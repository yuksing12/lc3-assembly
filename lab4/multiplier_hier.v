==> flow/design.v <==
module mul_control( clock, rstn, b0, zero, start, en_a, en_b, en_p, done, psel );
  input clock, rstn, b0, zero, start;
  output en_a, en_b, en_p, done, psel;
	reg done, en_a, en_b, en_p, psel;
  parameter S1=2'b00, S2 = 2'b01, S3 = 2'b10;
	reg [1:0] y, Y;
  always @(start or y or zero)
  begin: State_table
    case (y)
      S1: if (start == 0) Y = S1;
          else Y = S2;
      S2: if (zero == 0) Y = S2;
          else Y = S3;
      S3: if (start == 1) Y = S3;
          else Y = S1;
      default: Y = 2'bXX;
    endcase
  end
  always @(posedge clock or negedge rstn)
  begin: State_flipflops
    if (rstn == 0)
        y <= S1;
    else
        y <= Y;
  end
  always @(start or y or b0)
  begin: FSM_outputs
    en_a = 0; en_b = 0; en_p = 0; done = 0; psel = 0;
    case (y)
      S1: en_p = 1;
      S2: begin
            en_a = 1; en_b = 1; psel = 1;
            if (b0) en_p = 1;
            else en_p = 0;
          end
      S3: done = 1;
    endcase
  end
endmodule  
module mul_datapath (clock, rstn, din_a, din_b, ld_a, en_a, ld_b, en_b, en_p, psel,
                     b0, zero, product);
  parameter n = 8;
  input clock, rstn, ld_a, en_a, ld_b, en_b, en_p, psel;
  input [n-1:0] din_a, din_b;
  output b0, zero;
  output [n+n-1:0] product;
  wire [n-1:0] B;
  wire [n+n-1:0] A;
  reg [n+n-1:0] data_p;
  wire [n+n-1:0] sum;
  integer k;
  shiftrne ShiftB (din_b, ld_b, en_b, 0, clock,B);
  defparam ShiftB.n = 8;
  shiftlne ShiftA ({{n{1'b0}}, din_a}, ld_a, en_a, 0, clock, A);
  defparam ShiftA.n = 16;
  assign zero=(B==0);
  assign b0=B[0];
  assign sum=A+product;
  always @(psel or sum)
  begin
    for (k = 0; k < n+n; k = k+1)
      data_p[k] = psel ? sum[k] : 0;
  end
  regne RegP (data_p, clock, rstn, en_p, product);
    defparam RegP.n = 16;
endmodule  
module multiplier_hier (Clock, Resetn, LA, LB, s, DataA, DataB, P, Done);
  parameter n = 8;
  input Clock, Resetn, LA, LB, s;
  input [n-1:0] DataA, DataB;
  output [n+n-1:0] P;
  output Done;
  wire Done, EA, EB, EP, Psel;
  wire b_0, z;
 	mul_control Cntl( .clock(Clock), .rstn(Resetn), .b0(b_0), .zero(z),
                    .start(s), .en_a(EA), .en_b(EB), .en_p(EP), .done(Done),
                    .psel(Psel) );
  mul_datapath DPath(.clock(Clock), .rstn(Resetn), .din_a(DataA), .din_b(DataB),
                     .ld_a(LA), .en_a(EA), .ld_b(LB), .en_b(EB),
                     .en_p(EP), .psel(Psel),
                     .b0(b_0), .zero(z), .product(P) );
endmodule  
module shiftrne( Din, load, en, sin, clock, Q ); 
  parameter n=8;
  input [n-1:0] Din;
  input load, en, sin, clock;
  output [n-1:0] Q;
  reg [n-1:0] Q;
  integer k;
  always @(posedge clock)
  begin
    if (load)
      Q <= Din;
    else if (en)
    begin
      for (k=n-1; k>0; k=k-1)
        Q[k-1] <= Q[k];
      Q[n-1] <= sin;
    end 
  end
endmodule  
module shiftlne( Din, load, en, sin, clock, Q ); 
  parameter n=8;
  input [n-1:0] Din;
  input load, en, sin, clock;
  output [n-1:0] Q;
  reg [n-1:0] Q;
  integer k;
  always @(posedge clock)
  begin
    if (load)
      Q <= Din;
    else if (en)
    begin
      for (k=n-1; k>0; k=k-1)
        Q[k] <= Q[k-1];
      Q[0] <= sin;
    end 
  end
endmodule  
module regne( Din, clock, resetn, en, Q ); 
  parameter n=8;
  input [n-1:0] Din;
  input clock, resetn, en;
  output [n-1:0] Q;
  reg [n-1:0] Q;
  integer k;
  always @(posedge clock or negedge resetn)
  begin
    if (resetn == 0)
    begin
      for (k=0; k<n; k=k+1)
        Q[k] <= 0; 
    end
    else 
    begin
      if (en)
        Q <= Din;   
    end
  end
endmodule  
Reports on multiplier_hier
Tool output for the design above, in the order of the flow.
Lines are those of the file above, counted from 1.
Operators: Yosys type, input widths -> output width; for muxes data width and select width s.
Library cell names are shortened.
Not given: n/a

set-up
  design top = multiplier_hier
  clock input = Clock
  library = sky130hd
  corner = tt_025C_1v80

Word level
Counts by Yosys on the flattened word-level netlist (proc, flatten, opt, wreduce; memories kept). Register bits leave out memories and registers merged into their read ports (data or address). Print and check cells are left out. Cells with the same type and inputs are merged into one.

storage and ports
  memory bits (writable) = 0
  flip-flop bits (word level) = 42
  word width x clocked read ports = 0
  output and inout port bits = 17
  bits in read-only memories = 0
  latch bits = 0
  memories = 0

cells by class
  reduce/logical cells = 4
  equality and inequality tests = 2
  multiplexer cells = 55
  $lt $le $gt $ge = 0
  divide/modulo/power cells = 0
  shift-type cells = 0
  add/sub/neg operators = 1
  $mul = 0
  bitwise gates (word level) = 0

operators with widths
  cell                count
  $mux 1              51
  $add 16x16->16      1
  $logic_not 8->1     1
  $pmux 2 s3          1
  $reduce_bool 2->1   2
  $mux 2              2
  $eq 2x1->1 const B  1
  $eq 2x2->1 const B  1
  $logic_not 2->1     1
  $pmux 1 s2          1

Depth
Yosys ltp: most cells in a row. Word level: on the elaborated netlist, between registers, memories and ports. Mapped: between sequential cells and ports; inverters and the memories' decode and read muxes count.

logic depth
  depth in word-level cells = 4
  ABC_AREA = 0
  depth in mapped cells = 9

Mapped cells and area
The flow's flattened synthesis, as Yosys stat reports it; memories are mapped. The netlist is that of the ABC_AREA named above (0 if unset); the other value can give another one.

synthesis totals
  cells in the netlist = 240
  flip-flops = 43
  chip area (Yosys) = 0.0024974 mm²

cells by type
  cell      count
  edfxtp_1  16
  dfrtp_1   18
  ha_1      15
  dfxtp_1   8
  mux2_2    13
  mux2i_1   9
  nand2_1   24
  nor2_1    20
  a21o_1    8
  a21oi_1   12
  o21ai_0   8
  a211oi_2  3
  nand4_1   6
  o31ai_1   5
  xnor2_1   4
  nand3_1   6
  dfstp_2   1
  inv_1     7

Other cell types: 34; their cells: 57.
By module: a second synthesis without flattening, with its own total; a netlist apart from the flattened one above.

unflattened totals
  cell total of the unflattened synthesis = 219
  area (unflattened synthesis) = 0.0027501 mm²

Each row is one instance without its submodules.

modules
  module            area (mm²)  instances  cells  sequential area (mm²)
  mul_datapath      0.0008633   1          120    0
  shiftlne #(n=16)  0.000732    1          35     0.0004805
  regne #(n=16)     0.0006494   1          34     0.0004004
  shiftrne #(n=8)   0.0003779   1          18     0.0002402
  mul_control       0.0001276   1          12     0.0000763
  multiplier_hier   0           1          0      0

Worst setup path after synthesis
Source: OpenSTA report_checks on the synthesized netlist (no wires, ideal clock, input and output delay 20% of the period each), path of least setup slack; recovery checks are left aside. Register names are those of the netlist, which keeps one name where synthesis merged equal registers.

path after synthesis
  kind = register to register
  from = register DPath.RegP.Q[0]
  to = register DPath.RegP.Q[10]
  time at the first pin = 0.000 ns
  path delay = 2.120 ns
  data required time = 2.165 ns
  setup slack = 0.140 ns
  stages = 10
  clock period = 2.26 ns
  data arrival time = 2.025 ns
  setup time = 0.095 ns
  synthesis period reached = 2.12 ns

"path delay" = arrival - input delay + setup time.
"stages" counts driving pins, that of a launching flip-flop among them; a cell with two outputs on the path counts twice.
"synthesis period reached" = period - worst setup slack (recovery checks aside). The figure is calculated, with input and output delays left at 20% of the set period.
Between the ends stands the longest chain of elaborated cells between them, by number of cells; it is not shown to be the way that was timed. Of several equally long chains one is given.
A line is the first line of the expression or statement that the cell stems from. Yosys adds cells for indexed reads and writes and turns some case tables into memories.

between the ends, after synthesis
  path through = dfrtp_1 -> ha_1 -> inv_1 -> fa_1 -> nor2b_1 -> o31a_1 -> o21ai_2 -> a211oi_2 -> a311oi_1 -> o31ai_1
  length of the longest elaborated chain = 2
  elaborated cells between the ends (all ways) = 2
  source lines of those cells = 2

RTL lines, path after synthesis
  item             RTL line  source
  start, declared  125       output [n-1:0] Q;
  start, assigned  133       Q[k] <= 0;
  start, assigned  138       Q <= Din;
  $add 16x16->16   58
  $mux 1           62        data_p[k] = psel ? sum[k] : 0;
  end, assigned    133
  end, assigned    138
  end, declared    125

Timing after layout
Path of least setup slack in the final report of run 1 (OpenROAD, finished layout, wires in). Where an end is a register, its clock arrival counts in the times.

path post-layout
  kind = register to register
  from = register DPath.RegP.Q[0]
  to = register DPath.RegP.Q[10]
  time at the first pin = 0.29 ns
  setup time = 0.10 ns
  stages = 10
  setup slack = 0.41 ns
  data arrival time = 2.50 ns
  data required time = 2.91 ns
  clock period = 2.72 ns

Between the ends stands the longest chain of elaborated cells between them, by number of cells; it is not shown to be the way that was timed. Of several equally long chains one is given.

between the ends, post-layout
  path through = dfrtp_1 -> ha_4 -> inv_1 -> fa_2 -> nor2b_2 -> o31a_1 -> o21ai_2 -> a211oi_4 -> a311oi_1 -> o31ai_1
  length of the longest elaborated chain = 2
  elaborated cells between the ends (all ways) = 2
  source lines of those cells = 2

RTL lines, path post-layout
  item             RTL line  source
  start, declared  125       output [n-1:0] Q;
  start, assigned  133       Q[k] <= 0;
  start, assigned  138       Q <= Din;
  $add 16x16->16   58
  $mux 1           62        data_p[k] = psel ? sum[k] : 0;
  end, assigned    133
  end, assigned    138
  end, declared    125

Hand-over note for multiplier_hier

Top module multiplier_hier; platform sky130hd; tools Yosys and OpenROAD; 2 stored runs in no particular order. Input and output delays are each 20% of the period that was set; the output load is 0.01 pF.
"allowed time less slack (worst setup path)" = time allowed to the worst setup path (clock period - input delay - output delay, where it has them) - its slack; a late launch clock adds to it, a late capture clock takes from it.
By "power consumption" is meant OpenSTA's value without simulated activity: inputs other than the clock are taken to toggle once in ten clock periods, and the tool carries that through the logic.
Among the settings, -- means not set for that run.

setting or result                                run 1                 run 2
period_ns                                        2.72                  3.57
CORE_UTILIZATION                                 19                    23
SETUP_SLACK_MARGIN                               0.31                  --
PLACE_DENSITY                                    0.87                  --
CORE_ASPECT_RATIO                                0.9                   --
CORE_MARGIN                                      9                     2
TNS_END_PERCENT                                  15                    35
ABC_AREA                                         0                     1
CTS_CLUSTER_DIAMETER                             152                   133
MAX_ROUTING_LAYER                                met5                  met4
CAP_MARGIN                                       20                    20
SLEW_MARGIN                                      20                    0
PLACE_DENSITY_LB_ADDON                           --                    0.04
cell area after synthesis (mm²)                  0.0024974             0.0026025
full die area (mm²)                              0.0176013             0.0121815
standard-cell area of the final layout (mm²)     0.0032444             0.0032994
utilization (%)                                  25.4                  30.2
worst setup slack after layout (ns)              0.411                 1.540
total negative slack on setup checks (ns)        0.000                 0.000
worst hold slack in the final report (ns)        0.503                 0.481
power consumption (mW)                           2.794                 2.591
allowed time less slack (worst setup path) (ns)  2.31                  1.32
type of the worst setup path                     register to register  input to register

End of note.
