==> flow/design.v <==
module multiplier (Clock, Resetn, LA, LB, s, DataA, DataB, P, Done);
  parameter n = 8;
  input Clock, Resetn, LA, LB, s;
  input [n-1:0] DataA, DataB;
  output [n+n-1:0] P;
  output Done;
  wire z;
  reg [n+n-1:0] A, DataP;
  wire [n+n-1:0] Sum;
  reg [1:0] y, Y;
  reg [n-1:0] B;
  reg Done, EA, EB, EP, Psel;
  integer k;
  parameter S1=2'b00, S2 = 2'b01, S3 = 2'b10;
  always @(s or y or z)
  begin: State_table
    case (y)
      S1: if (s == 0) Y = S1;
          else Y = S2;
      S2: if (z == 0) Y = S2;
          else Y = S3;
      S3: if (s == 1) Y = S3;
          else Y = S1;
      default: Y = 2'bXX;
    endcase
  end
  always @(posedge Clock or negedge Resetn)
  begin: State_flipflops
    if (Resetn == 0)
        y <= S1;
    else
        y <= Y;
  end
  always @(s or y or B[0])
  begin: FSM_outputs
    EA = 0; EB = 0; EP = 0; Done = 0; Psel = 0;
    case (y)
      S1: EP = 1;
      S2: begin
            EA = 1; EB = 1; Psel = 1;
            if (B[0]) EP = 1;
            else EP = 0;
          end
      S3: Done = 1;
    endcase
  end
  shiftrne ShiftB (DataB, LB, EB, 0, Clock, B);
    defparam ShiftB.n = 8;
  shiftlne ShiftA ({{n{1'b0}}, DataA}, LA, EA, 0, Clock, A);
    defparam ShiftA.n = 16;
  assign z = (B == 0);
  assign Sum = A + P;
  always @(Psel or Sum)
  begin
    for (k = 0; k < n+n; k = k+1)
      DataP[k] = Psel ? Sum[k] : 0;
  end
  regne RegP (DataP, Clock, Resetn, EP, P);
    defparam RegP.n = 16;
endmodule
module shiftrne( Din, load, en, sin, clock, Q ); 
  parameter n=8;
  input [n-1:0] Din;
  input load, en, sin, clock;
  output [n-1:0] Q;
  reg [n-1:0] Q;
  integer k;
  always @(posedge clock)
  begin
    if (load)
      Q <= Din;
    else if (en)
    begin
      for (k=n-1; k>0; k=k-1)
        Q[k-1] <= Q[k];
      Q[n-1] <= sin;
    end 
  end
endmodule  
module shiftlne( Din, load, en, sin, clock, Q ); 
  parameter n=8;
  input [n-1:0] Din;
  input load, en, sin, clock;
  output [n-1:0] Q;
  reg [n-1:0] Q;
  integer k;
  always @(posedge clock)
  begin
    if (load)
      Q <= Din;
    else if (en)
    begin
      for (k=n-1; k>0; k=k-1)
        Q[k] <= Q[k-1];
      Q[0] <= sin;
    end 
  end
endmodule  
module regne( Din, clock, resetn, en, Q ); 
  parameter n=8;
  input [n-1:0] Din;
  input clock, resetn, en;
  output [n-1:0] Q;
  reg [n-1:0] Q;
  integer k;
  always @(posedge clock or negedge resetn)
  begin
    if (resetn == 0)
    begin
      for (k=0; k<n; k=k+1)
        Q[k] <= 0; 
    end
    else 
    begin
      if (en)
        Q <= Din;   
    end
  end
endmodule  
From RTL to reports: multiplier
The steps from the RTL of multiplier to its reports follow in flow order. Line numbers count from 1 in the design file above. Operators carry their Yosys type and port widths (W data, S select, Z words). Cell names lack the library's common part. A cell with - has no value.

Top module: multiplier. Clock: Clock. Library: sky130hd. Library corner: tt_025C_1v80.

Word level
Counts by Yosys on the flattened word-level netlist (proc, flatten, opt, wreduce; memories kept). Register bits leave out memories and registers merged into their read ports (data or address). Print and check cells are left out. Cells with the same type and inputs are merged into one.

The figure for bits in registers is 42. For input port bits the number is 21. For cells after elaboration the number is 74. The entry for output and inout port bits reads 17.

Eq/ne operators: 2. For multiplexer cells the number is 55. The entry for reductions and logical operators reads 4. The entry for add/subtract/negate cells reads 1.

Operator list (number): $mux W1 (51); $add A16 B16 Y16 (1); $logic_not A8 Y1 (1); $pmux W2 S3 (1); $reduce_bool A2 Y1 (2); $mux W2 (2); $eq A2 B1 Y1 const B (1); $eq A2 B2 Y1 const B (1); $logic_not A2 Y1 (1); $pmux W1 S2 (1).

Depth
Depth = most cells in a row (Yosys ltp): at word level without a register or memory, in the mapped netlist without a sequential cell, where the memories' decode and read muxes count.

For word-level depth the number is 4. Under ABC_AREA stands 0. Mapped depth: 9. For depth with buffers taken out the number is 9.

Netlist
The flow's flattened synthesis, as Yosys stat reports it; memories are mapped. The netlist is that of the ABC_AREA named above (0 if unset); the other value can give another one.

Buffers: 11. The entry for cell area after synthesis reads 2441.1 µm². For area of sequential cells the number is 1117.3 µm². The entry for flip-flop cells reads 43. The figure for standard cells after synthesis is 236.

Cells by type: edfxtp_1 (number 16, total area 480.461 µm²); dfrtp_1 (number 18, total area 450.432 µm²); ha_1 (number 15, total area 187.68 µm²); dfxtp_1 (number 8, total area 160.154 µm²); mux2_2 (number 13, total area 146.39 µm²); nand2_1 (number 29, total area 108.854 µm²); mux2i_1 (number 8, total area 80.077 µm²); o21ai_0 (number 15, total area 75.072 µm²); xor2_1 (number 8, total area 70.067 µm²); a21oi_1 (number 12, total area 60.058 µm²); nor2_1 (number 16, total area 60.058 µm²); o21ai_1 (number 11, total area 55.053 µm²); xnor2_1 (number 5, total area 43.792 µm²); and4_1 (number 3, total area 26.275 µm²); clkbuf_1 (number 7, total area 26.275 µm²); dfstp_2 (number 1, total area 26.275 µm²); a211oi_2 (number 2, total area 25.024 µm²); o31ai_2 (number 2, total area 25.024 µm²).

Not listed: further types 26, cells in them 47. The figures by module come from a second, unflattened synthesis with its own total; it is not the netlist above.

The figure for cell total of the unflattened synthesis is 214. The entry for area (unflattened synthesis) reads 2758.9 µm².

Each row is one instance without its submodules.

By module: multiplier (cells 127, area 999.7 µm², instances 1, seq. area 76.3 µm²); shiftlne (n=16) (cells 35, area 732.0 µm², instances 1, seq. area 480.5 µm²); regne (n=16) (cells 34, area 649.4 µm², instances 1, seq. area 400.4 µm²); shiftrne (n=8) (cells 18, area 377.9 µm², instances 1, seq. area 240.2 µm²).

Path before layout
Source: OpenSTA report_checks on the synthesized netlist (no wires, ideal clock, input and output delay 20% of the period each), path of least setup slack; recovery checks are left aside. Register names are those of the netlist, which keeps one name where synthesis merged equal registers.

Kind: register -> register. Start point: register RegP.Q[0]. End point: register RegP.Q[12]. Under data required time stands 1.994 ns. The entry for library setup time reads 0.076 ns. Under arrival time stands 1.801 ns. The entry for setup slack reads 0.192 ns. Under time at the first pin stands 0.000 ns. The entry for stages reads 10. Under clock period stands 2.07 ns. Under delay of the path stands 1.877 ns. For buffers on the path the number is 0. The entry for synthesis period reached reads 1.878 ns.

"delay of the path" is the arrival time less input delay plus setup time. "stages": output pins that drive a net of the path, with the launching flip-flop's if there is one; two outputs of one cell count as two. "synthesis period reached" is the clock period less the worst setup slack; recovery checks do not enter. This is arithmetic on one report: input and output delays are still those of the set period (20% each). The rows between start and end are the longest chain of elaborated cells between them; the timing report does not say that the signal goes this way. Where chains are equally long, one stands for them. A line is the first line of the expression or statement that the cell stems from. Yosys adds cells for indexed reads and writes and turns some case tables into memories.

Cell sequence: dfrtp_1 ha_1 inv_1 fa_1 nor2b_1 o211ai_2 a21oi_2 a31oi_1 xor2_1 o21ai_1. For length of the longest elaborated chain the number is 2. The figure for elaborated cells on any way between the ends is 2. The figure for source lines of those cells is 2. Classes of those cells: add/sub: 1; mux: 1.

Ends and longest elaborated chain, post-synthesis: from (decl) (RTL line 103) `output [n-1:0] Q;`; from (assign) (RTL line 111) `Q[k] <= 0;`; from (assign) (RTL line 116) `Q <= Din;`; $add A16 B16 Y16 (RTL line 52) `assign Sum = A + P;`; $mux W1 (RTL line 56) `DataP[k] = Psel ? Sum[k] : 0;`; to (assign) (RTL line 111); to (assign) (RTL line 116); to (decl) (RTL line 103).

Path in the finished layout
Path of least setup slack in the final report of entry A (OpenROAD, finished layout, wires in). Where an end is a register, its clock arrival counts in the times.

Kind: register -> register. Start point: register ShiftA.Q[0]. End point: register RegP.Q[12]. Under clock period stands 1.81 ns. Under arrival time stands 2.16 ns. Under time at the first pin stands 0.30 ns. Under data required time stands 2.03 ns. The entry for stages reads 10. For buffers on the path the number is 0. The entry for library setup time reads 0.07 ns. The entry for setup slack reads -0.13 ns.

The rows between start and end are the longest chain of elaborated cells between them; the timing report does not say that the signal goes this way. Where chains are equally long, one stands for them.

Cell sequence: edfxtp_1 ha_2 inv_2 fa_2 nor2b_4 o211ai_4 a21oi_2 a31oi_1 xor2_1 o21ai_1. For length of the longest elaborated chain the number is 2. The figure for elaborated cells on any way between the ends is 2. The figure for source lines of those cells is 2. Classes of those cells: add/sub: 1; mux: 1.

Ends and longest elaborated chain, post-layout: from (decl) (RTL line 84) `output [n-1:0] Q;`; from (assign) (RTL line 90) `Q <= Din;`; from (assign) (RTL line 95) `Q[0] <= sin;`; $add A16 B16 Y16 (RTL line 52) `assign Sum = A + P;`; $mux W1 (RTL line 56) `DataP[k] = Psel ? Sum[k] : 0;`; to (assign) (RTL line 111) `Q[k] <= 0;`; to (assign) (RTL line 116) `Q <= Din;`; to (decl) (RTL line 103) `output [n-1:0] Q;`.

Measured results for multiplier: 2 stored runs of the Yosys and OpenROAD flow on sky130hd. The settings differ; the order carries no meaning. The constraints put input and output delay at 20% of the set period each and load the outputs with 0.01 pF.

Files of entry A:
==> flow/run.sh <==
#!/bin/bash
# the make line also repeats the synthesis and layout settings of config.mk as NAME=value (left out here)
make -C /OpenROAD-flow-scripts/flow DESIGN_CONFIG=/design/flow/config.mk WORK_HOME=/design/flow/orfs CLKGATE_MAP_FILE= finish
==> flow/config.mk <==
export PLATFORM = sky130hd
export DESIGN_NAME = multiplier
export DESIGN_NICKNAME = multiplier
export VERILOG_FILES = /design/flow/design.v
export SDC_FILE = /design/flow/constraint.sdc
export NUM_CORES = 4
export LEC_CHECK = 0
export ABC_AREA = 0
export CAP_MARGIN = 20
export CELL_PAD_IN_SITES_GLOBAL_PLACEMENT = 0
export CORE_MARGIN = 2
export CORE_UTILIZATION = 54
export CTS_CLUSTER_SIZE = 55
export GPL_ROUTABILITY_DRIVEN = 1
export MIN_ROUTING_LAYER = met1
export SETUP_SLACK_MARGIN = 0.22
export SLEW_MARGIN = 20
==> flow/constraint.sdc <==
create_clock -name core_clock -period 1.81 [get_ports {Clock}]
set_input_delay 0.3620 -clock core_clock [delete_from_list [all_inputs] [get_ports {Clock}]]
set_output_delay 0.3620 -clock core_clock [all_outputs]
set_load 0.01 [all_outputs]

Results of entry A. The chip area after synthesis (Yosys) comes to 2441.1 µm². The die area comes to 5074.4 µm². The standard-cell area after layout stands at 3303.2 µm². For the utilization the run shows 0.759. The worst setup slack after layout reads -0.130 ns. For the total negative slack on setup checks the run shows -0.570 ns.

Files of entry B:
==> flow/run.sh <==
#!/bin/bash
# the make line also repeats the synthesis and layout settings of config.mk as NAME=value (left out here)
make -C /OpenROAD-flow-scripts/flow DESIGN_CONFIG=/design/flow/config.mk WORK_HOME=/design/flow/orfs CLKGATE_MAP_FILE= finish
==> flow/config.mk <==
export PLATFORM = sky130hd
export DESIGN_NAME = multiplier
export DESIGN_NICKNAME = multiplier
export VERILOG_FILES = /design/flow/design.v
export SDC_FILE = /design/flow/constraint.sdc
export NUM_CORES = 4
export LEC_CHECK = 0
export CAP_MARGIN = 20
export CORE_MARGIN = 2
export CORE_UTILIZATION = 41
export SLEW_MARGIN = 20
==> flow/constraint.sdc <==
create_clock -name core_clock -period 2.17 [get_ports {Clock}]
set_input_delay 0.4340 -clock core_clock [delete_from_list [all_inputs] [get_ports {Clock}]]
set_output_delay 0.4340 -clock core_clock [all_outputs]
set_load 0.01 [all_outputs]

Results of entry B. The chip area after synthesis (Yosys) comes to 2441.1 µm². The die area comes to 6586.9 µm². The standard-cell area after layout stands at 2979.1 µm². For the utilization the run shows 0.509. The worst setup slack after layout reads 0.143 ns. For the total negative slack on setup checks the run shows 0.000 ns.
